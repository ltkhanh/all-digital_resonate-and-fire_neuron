==> flow/design.v <==
module stdDFF1(
    output q,
    output qn,
    input d,
    input rs,
    input clk
);
wire        s,r,sn,rn,rsn;
stdINV      u0(rsn,rs);
stdNAND2    u1(sn,s,rn);
stdNAND3    u2(s,clk,rsn,sn);
stdNAND3    u3(r,clk,s,rn);
stdNAND3    u4(rn,d,rsn,r);
stdNAND2    u5(q,s,qn);
stdNAND3    u6(qn,q,rsn,r);
endmodule
module stdDFF(
    output reg q  ,
    output qn,
    input d,
    input rs,
    input clk
);
always@(posedge clk or posedge rs) begin
    if(rs)
        q <= 1'b0;
    else begin
        q <= d;        
    end
end
stdINV  u0(qn,q);
endmodule
module stdPFD(    
    output fast,
    output fastn,
    output slow,
    output slown,
    input signal,    
    input refClk,
    input reset
);
wire rs,rs1;
stdDFF  u0(.q(slow),.qn(slown),.d(1'd1),.rs(rs),.clk(signal));
stdDFF  u1(.q(fast),.qn(fastn),.d(1'd1),.rs(rs),.clk(refClk));
stdAND2 u2(rs1,slow,fast);
stdOR2  u3(rs,rs1,reset);
endmodule
module delayCell(    
    output dsig,    
    input sig,
    input reset,
    input clk
);
wire       sign;
wire       rs;
stdINV     u000(sign,sig);
stdOR2     u010(rs,reset,sign);
stdDFF     u100(.q(dsig),.qn(),.d(sig),.rs(rs),.clk(clk));
endmodule
module delayCell2(    
    output dsig,    
    input sig,
    input reset,
    input clk
);
wire       sign,signn;
wire       rs;
stdINV     u000(sign,sig);
stdOR2     u010(rs,reset,sign);
stdDFF     u100(.q(signn),.qn(),.d(sig),.rs(rs),.clk(clk));
stdDFF     u101(.q(dsig),.qn(),.d(signn),.rs(rs),.clk(clk));
endmodule
module plsDamperShifter1C(    
    output dsig,    
    input sig,
    input reset,
    input clk
);
wire       sign;
wire       rs;
wire[1:0]  dat;
stdINV     u000(sign,sig);
stdOR2     u010(rs,reset,sign);
stdDFF     u100(.q(dat[0]),.qn(),.d(sig),.rs(rs),.clk(clk));
stdDFF     u101(.q(dat[1]),.qn(),.d(dat[0]),.rs(rs),.clk(clk));
stdXOR2    u200(dsig,dat[0],dat[1]);
endmodule
module plsDamperShifter2C(    
    output dsig,    
    input sig,
    input reset,
    input clk
);
wire       sign,sigdl;
wire       rs;
wire[2:0]  dat;
stdINV     u000(sign,sig);
stdOR2     u010(rs,reset,sign);
stdDFF     u100(.q(dat[0]),.qn(),.d(sig),.rs(rs),.clk(clk));
stdDFF     u101(.q(dat[1]),.qn(),.d(dat[0]),.rs(rs),.clk(clk));
stdDFF     u102(.q(dat[2]),.qn(),.d(dat[1]),.rs(rs),.clk(clk));
stdXOR2    u200(dsig,dat[0],dat[2]);
endmodule
module plsDamperShifter3C(    
    output dsig,    
    input sig,
    input reset,
    input clk
);
wire       sign,sigdl;
wire       rs;
wire[3:0]  dat;
stdINV     u000(sign,sig);
stdOR2     u010(rs,reset,sign);
stdDFF     u100(.q(dat[0]),.qn(),.d(sig),.rs(rs),.clk(clk));
stdDFF     u101(.q(dat[1]),.qn(),.d(dat[0]),.rs(rs),.clk(clk));
stdDFF     u102(.q(dat[2]),.qn(),.d(dat[1]),.rs(rs),.clk(clk));
stdDFF     u103(.q(dat[3]),.qn(),.d(dat[2]),.rs(rs),.clk(clk));
stdXOR2    u200(dsig,dat[0],dat[3]);
endmodule
module plsDamperLogic(    
    output dsig,    
    input sig
);
wire[10:0]    sign;
stdINV       u1(sign[0],sig);
stdBUF       u2(sign[1],sign[0]);
stdBUF       u3(sign[2],sign[1]);
stdBUF       u4(sign[3],sign[2]);
stdBUF       u5(sign[4],sign[3]);
stdBUF       u6(sign[5],sign[4]);
stdBUF       u7(sign[6],sign[5]);
stdBUF       u8(sign[7],sign[6]);
stdBUF       u9(sign[8],sign[7]);
stdBUF       u10(sign[9],sign[8]);
stdBUF       u11(sign[10],sign[9]);
stdAND2      u0(dsig,sig,sign[10]);
endmodule
module stdDCO8(
    output osc,
    input [7:0] maxVal,
    input [7:0] duty,    
    input reset,
    input clk    
);
wire       clkn;
wire[7:0]  counter;
wire[7:0]  counterf;
wire[6:0]  w_xor;
wire[6:0]  w_and;
wire       ovf,rs,fb;
wire       matched,toggle;
wire[13:0]  passed;
wire[13:0]  reached;
stdDFF     u000(.q(counter[0]),.qn(fb),.d(fb),.rs(rs),.clk(clk));
stdXOR2    u001(w_xor[0],counter[0],counter[1]);
stdDFF     u010(.q(counter[1]),.qn(),.d(w_xor[0]),.rs(rs),.clk(clk));
stdAND2    u011(w_and[0],counter[0],counter[1]);
stdXOR2    u012(w_xor[1],w_and[0],counter[2]);
stdDFF     u020(.q(counter[2]),.qn(),.d(w_xor[1]),.rs(rs),.clk(clk));
stdAND2    u021(w_and[1],w_and[0],counter[2]);
stdXOR2    u022(w_xor[2],w_and[1],counter[3]);
stdDFF     u030(.q(counter[3]),.qn(),.d(w_xor[2]),.rs(rs),.clk(clk));
stdAND2    u031(w_and[2],w_and[1],counter[3]);
stdXOR2    u032(w_xor[3],w_and[2],counter[4]);
stdDFF     u040(.q(counter[4]),.qn(),.d(w_xor[3]),.rs(rs),.clk(clk));
stdAND2    u041(w_and[3],w_and[2],counter[4]);
stdXOR2    u042(w_xor[4],w_and[3],counter[5]);
stdDFF     u050(.q(counter[5]),.qn(),.d(w_xor[4]),.rs(rs),.clk(clk));
stdAND2    u051(w_and[4],w_and[3],counter[5]);
stdXOR2    u052(w_xor[5],w_and[4],counter[6]);
stdDFF     u060(.q(counter[6]),.qn(),.d(w_xor[5]),.rs(rs),.clk(clk));
stdAND2    u061(w_and[5],w_and[4],counter[6]);
stdXOR2    u062(w_xor[6],w_and[5],counter[7]);
stdDFF     u070(.q(counter[7]),.qn(),.d(w_xor[6]),.rs(rs),.clk(clk));
stdAND2    u071(w_and[6],w_and[5],counter[7]);
stdDFF     u100(.q(ovf),.qn(),.d(w_and[6]),.rs(rs),.clk(clk));
wire       rsosc;
stdOR2     u101(rsosc,ovf,reset);
stdOR2     u102(rs,rsosc,matched);
stdINV     u110(clkn,clk);
stdAND2    u120(counterf[0],counter[0],clkn);
stdAND2    u121(counterf[1],counter[1],clkn);
stdAND2    u122(counterf[2],counter[2],clkn);
stdAND2    u123(counterf[3],counter[3],clkn);
stdAND2    u124(counterf[4],counter[4],clkn);
stdAND2    u125(counterf[5],counter[5],clkn);
stdAND2    u126(counterf[6],counter[6],clkn);
stdAND2    u127(counterf[7],counter[7],clkn);
wire       tgRs,tgRs1;
stdDFF     u200(.q(),.qn(osc),.d(1'd1),.rs(tgRs),.clk(toggle));
stdOR2     u201(tgRs,tgRs1,rs);
stdDFF     u202(.q(tgRs1),.qn(),.d(1'd1),.rs(rs),.clk(matched));
stdXNOR2   u310(passed[0],counterf[0],duty[0]);
stdXNOR2   u311(passed[1],counterf[1],duty[1]);
stdXNOR2   u312(passed[2],counterf[2],duty[2]);
stdXNOR2   u313(passed[3],counterf[3],duty[3]);
stdXNOR2   u314(passed[4],counterf[4],duty[4]);
stdXNOR2   u315(passed[5],counterf[5],duty[5]);
stdXNOR2   u316(passed[6],counterf[6],duty[6]);
stdXNOR2   u317(passed[7],counterf[7],duty[7]);
stdAND2    u320(passed[8],passed[1],passed[0]);
stdAND2    u321(passed[9],passed[3],passed[2]);
stdAND2    u322(passed[10],passed[5],passed[4]);
stdAND2    u323(passed[11],passed[7],passed[6]);
stdAND2    u324(passed[12],passed[9],passed[8]);
stdAND2    u325(passed[13],passed[11],passed[10]);
stdAND2    u326(toggle,passed[13],passed[12]);
stdXNOR2   u410(reached[0],counterf[0],maxVal[0]);
stdXNOR2   u411(reached[1],counterf[1],maxVal[1]);
stdXNOR2   u412(reached[2],counterf[2],maxVal[2]);
stdXNOR2   u413(reached[3],counterf[3],maxVal[3]);
stdXNOR2   u414(reached[4],counterf[4],maxVal[4]);
stdXNOR2   u415(reached[5],counterf[5],maxVal[5]);
stdXNOR2   u416(reached[6],counterf[6],maxVal[6]);
stdXNOR2   u417(reached[7],counterf[7],maxVal[7]);
stdAND2    u420(reached[8],reached[1],reached[0]);
stdAND2    u421(reached[9],reached[3],reached[2]);
stdAND2    u422(reached[10],reached[5],reached[4]);
stdAND2    u423(reached[11],reached[7],reached[6]);
stdAND2    u424(reached[12],reached[9],reached[8]);
stdAND2    u425(reached[13],reached[11],reached[10]);
stdAND2    u426(matched,reached[13],reached[12]);
endmodule
module stdDCOW
#(
    parameter W = 8
)
(
    output osc,
    input [W-1:0] maxVal,
    input [W-1:0] duty,    
    input reset,
    input clk    
);
reg [W-1:0] counterCycle;
reg [W-1:0] counterDuty;
reg toggle;
assign osc = (maxVal>duty)?toggle:0;
always@(posedge clk or posedge reset) begin
    if(reset) begin
        counterCycle <= 0;
        counterDuty <= 0;
        toggle <= 1'b1;
    end else begin
        if(counterCycle<maxVal) begin
            counterCycle <= counterCycle + 1;
            counterDuty <= counterDuty + 1;
            if(counterDuty<duty) toggle <= 1'b1;
            else toggle <= 1'b0;
        end else begin
            counterCycle <= 0;
            counterDuty <= 0;
            toggle <= 1'b1;
        end
    end
end
endmodule
module rand_xorshift
#(
    parameter W = 16
)
(    
    output [W-1:0] rnd,
    input [W-1:0] seed   
);
wire [W-1:0] temp = seed ^ seed >> 7;
wire [W-1:0] temp2 = temp ^ temp << 9;
wire [W-1:0] temp3 = temp2 ^ temp2 >>13;
wire [W-1:0] rnd_out = temp3;
assign rnd[W-1:0] = rnd_out[W-1:0];
endmodule
# --- Tool chain data of stdDCOW ---
# Tool output for the design above, in the order of the flow.
# Line numbers count from 1 in the design file above.
# Operators carry their Yosys type and port widths (W data, S select, Z words).
# Cell names lack the library's common part.
inputs:
  top_module: "stdDCOW"
  clk_port: "clk"
  lib: "sky130hd"
  corner: "tt_025C_1v80"

# --- Elaborated design ---
# Counts by Yosys on the flattened word-level netlist (proc, flatten, opt, wreduce; memories kept). Register bits leave out memories and registers merged into their read ports (data or address); mux counts leave out enables and synchronous resets folded into registers. Print and check cells are left out. Cells with the same type and inputs are merged into one.
bits:
  latch_bits: 0
  ff_bits: 17
  elab_cells: 13
  clocked_rd_ports_x_width: 0
  ram_bits: 0
  memories: 0
  mem_bits_ro: 0
  in_bits: 18
op_classes:
  shifts: 0
  div_mod_pow: 0
  multipliers: 0
  n_reduce_logical: 0
  add_sub_neg: 2
  n_logic: 0
  n_cmp: 3
  muxes: 5
  equal: 0
op_table:
  columns: ["op", "count"]
  rows:
  - ["$add A8 B1 Y8 const B", 2]
  - ["$lt A8 B8 Y1", 2]
  - ["$mux W8", 2]
  - ["$gt A8 B8 Y1", 1]
  - ["$mux W1", 3]

# --- Logic depth ---
# Yosys ltp: most cells in a row. Word level: on the elaborated netlist, between registers, memories and ports. Mapped: between sequential cells and ports; inverters and the memories' decode and read muxes count.
logic_depth:
  word_depth: 3
  abc_area: 0
  mapped_depth: 7

# --- Mapped cells and area ---
# Source: synth_stat.txt of the flow (Yosys; design flattened, memories mapped). It holds for the ABC_AREA given above (unset counts as 0); a run with the other value may have another netlist.
types:
  columns: ["cell", "count"]
  rows:
  - ["dfrtp_1", 16]
  - ["ha_1", 24]
  - ["xor2_1", 8]
  - ["inv_1", 18]
  - ["nor2_1", 15]
  - ["nand3_1", 9]
  - ["xnor2_1", 4]
  - ["nor2_2", 5]
  - ["a21oi_1", 6]
  - ["a2111oi_4", 1]
  - ["dfstp_2", 1]
  - ["nand4_1", 4]
  - ["o31ai_4", 1]
  - ["and3_1", 3]
  - ["a21o_1", 2]
  - ["o211ai_1", 2]
  - ["o21a_1", 2]
  - ["o21ai_0", 3]
# Not listed: further types 9, cells in them 9.
mapped:
  stdcells: 133
  n_buf: 1
  area_mm2: 0.001295
  flip_flops: 17

# --- Path before layout ---
# OpenSTA on the mapped netlist: ideal clock, no wires. The path of least setup slack (recovery checks aside). Input and output delay are each 20% of the period. Register names are those of the netlist, which keeps one name where synthesis merged equal registers.
synth_timing:
  kind: "input -> output"
  start: "input port duty[7]"
  end: "output port osc"
  path_buffers: 0
  input_delay_ns: 0.356
  arrival_ns: 1.220
  path_slack_ns: 0.204
  out_delay_ns: 0.356
  required_ns: 1.424
  clock_period_ns: 1.78
  stages: 6
  path_delay_ns: 0.864
  synth_period_reached_ns: 1.576
# "path_delay_ns" is the arrival time less input delay plus setup time.
# A path that ends at an output port has no setup time.
# "stages": output pins that drive a net of the path, with the launching flip-flop's if there is one; two outputs of one cell count as two.
# "synth_period_reached_ns" is the clock period less the worst setup slack; recovery checks do not enter. This is arithmetic on one report: input and output delays are still those of the set period (20% each).
# Between the ends stands the longest chain of elaborated cells between them, by number of cells; it is not shown to be the way that was timed. Of several equally long chains one is given.
# Each line given opens the expression or statement behind the cell; cells for indexed reads and writes are added by Yosys, which also makes memories of some case tables.
synth_between:
  cell_sequence: "inv_1 > ha_1 > nand2_1 > o211ai_1 > o211ai_1 > a21oi_1"
  elab_chain_cells: 2
  cone_cells: 2
  cone_classes: "1 x compare; 1 x mux"
synth_lines:
  columns: ["element", "line", "source"]
  rows:
  - ["start, declared", 232, "input [W-1:0] duty,"]
  - ["$gt A8 B8 Y1", 239, "assign osc = (maxVal>duty)?toggle:0;"]
  - ["$mux W1", 239, null]
  - ["end, declared", 230, "output osc,"]

# --- Worst path after layout ---
# Path of least setup slack in the final report of flow run 1 (OpenROAD, finished layout, wires in). Where an end is a register, its clock arrival counts in the times.
layout_timing:
  kind: "input -> output"
  start: "input port duty[2]"
  end: "output port osc"
  path_slack_ns: -0.26
  clock_period_ns: 1.33
  arrival_ns: 1.32
  input_delay_ns: 0.27
  out_delay_ns: 0.27
  required_ns: 1.06
  path_buffers: 2
  stages: 7
# Between the ends stands the longest chain of elaborated cells between them, by number of cells; it is not shown to be the way that was timed. Of several equally long chains one is given.
layout_between:
  cell_sequence: "dlygate4sd2_1 > inv_2 > ha_4 > nand4_1 > o211ai_1 > a21oi_2 > buf_2"
  elab_chain_cells: 2
  cone_cells: 2
  cone_classes: "1 x compare; 1 x mux"
layout_lines:
  columns: ["element", "line", "source"]
  rows:
  - ["start, declared", 232, "input [W-1:0] duty,"]
  - ["$gt A8 B8 Y1", 239, "assign osc = (maxVal>duty)?toggle:0;"]
  - ["$mux W1", 239, null]
  - ["end, declared", 230, "output osc,"]

# Flow measurements of stdDCOW on sky130hd: 2 stored runs with different settings, listed in no order. Input and output delays are each 20% of the period that was set; the output load is 0.01 pF.
# "timing.achieved_period_ns" means the clock period less the worst setup slack. The figure is calculated, with input and output delays left at 20% of the set period.
# By "worstPathTime_ns" is meant the share of the clock period that the worst setup path is allowed (20% is reserved at inputs, 20% at outputs), minus its slack. Clock arrival times at its registers enter into it.
runs:
  - name: "flow run 1"
    settings:
      period_ns: 1.33
      CORE_UTILIZATION: 25
      PLACE_DENSITY: 0.43
      CELL_PAD_IN_SITES_GLOBAL_PLACEMENT: 2
      TNS_END_PERCENT: 95
      CAP_MARGIN: 20
      CORE_MARGIN: 2
      SLEW_MARGIN: 20
    results:
      timing.achieved_period_ns: 1.586
      total_die_area_mm2: 0.0057714
      stdcell_area_mm2: 0.0021045
      fin_ws_ns: -0.256
      final_util_pct: 41.7
      synth_area_mm2: 0.001295
      worstPathTime_ns: 1.05
      path_kind: "input -> output"
  - name: "flow run 2"
    settings:
      period_ns: 0.933
      CORE_UTILIZATION: 72
      PLACE_DENSITY: 0.38
      CELL_PAD_IN_SITES_DETAIL_PLACEMENT: 1
      TNS_END_PERCENT: 65
      CTS_CLUSTER_SIZE: 73
      CAP_MARGIN: 35
      MAX_ROUTING_LAYER: "met4"
      CORE_MARGIN: 2
      SLEW_MARGIN: 20
    outcome: "no results, placement failed with DPL-0038"
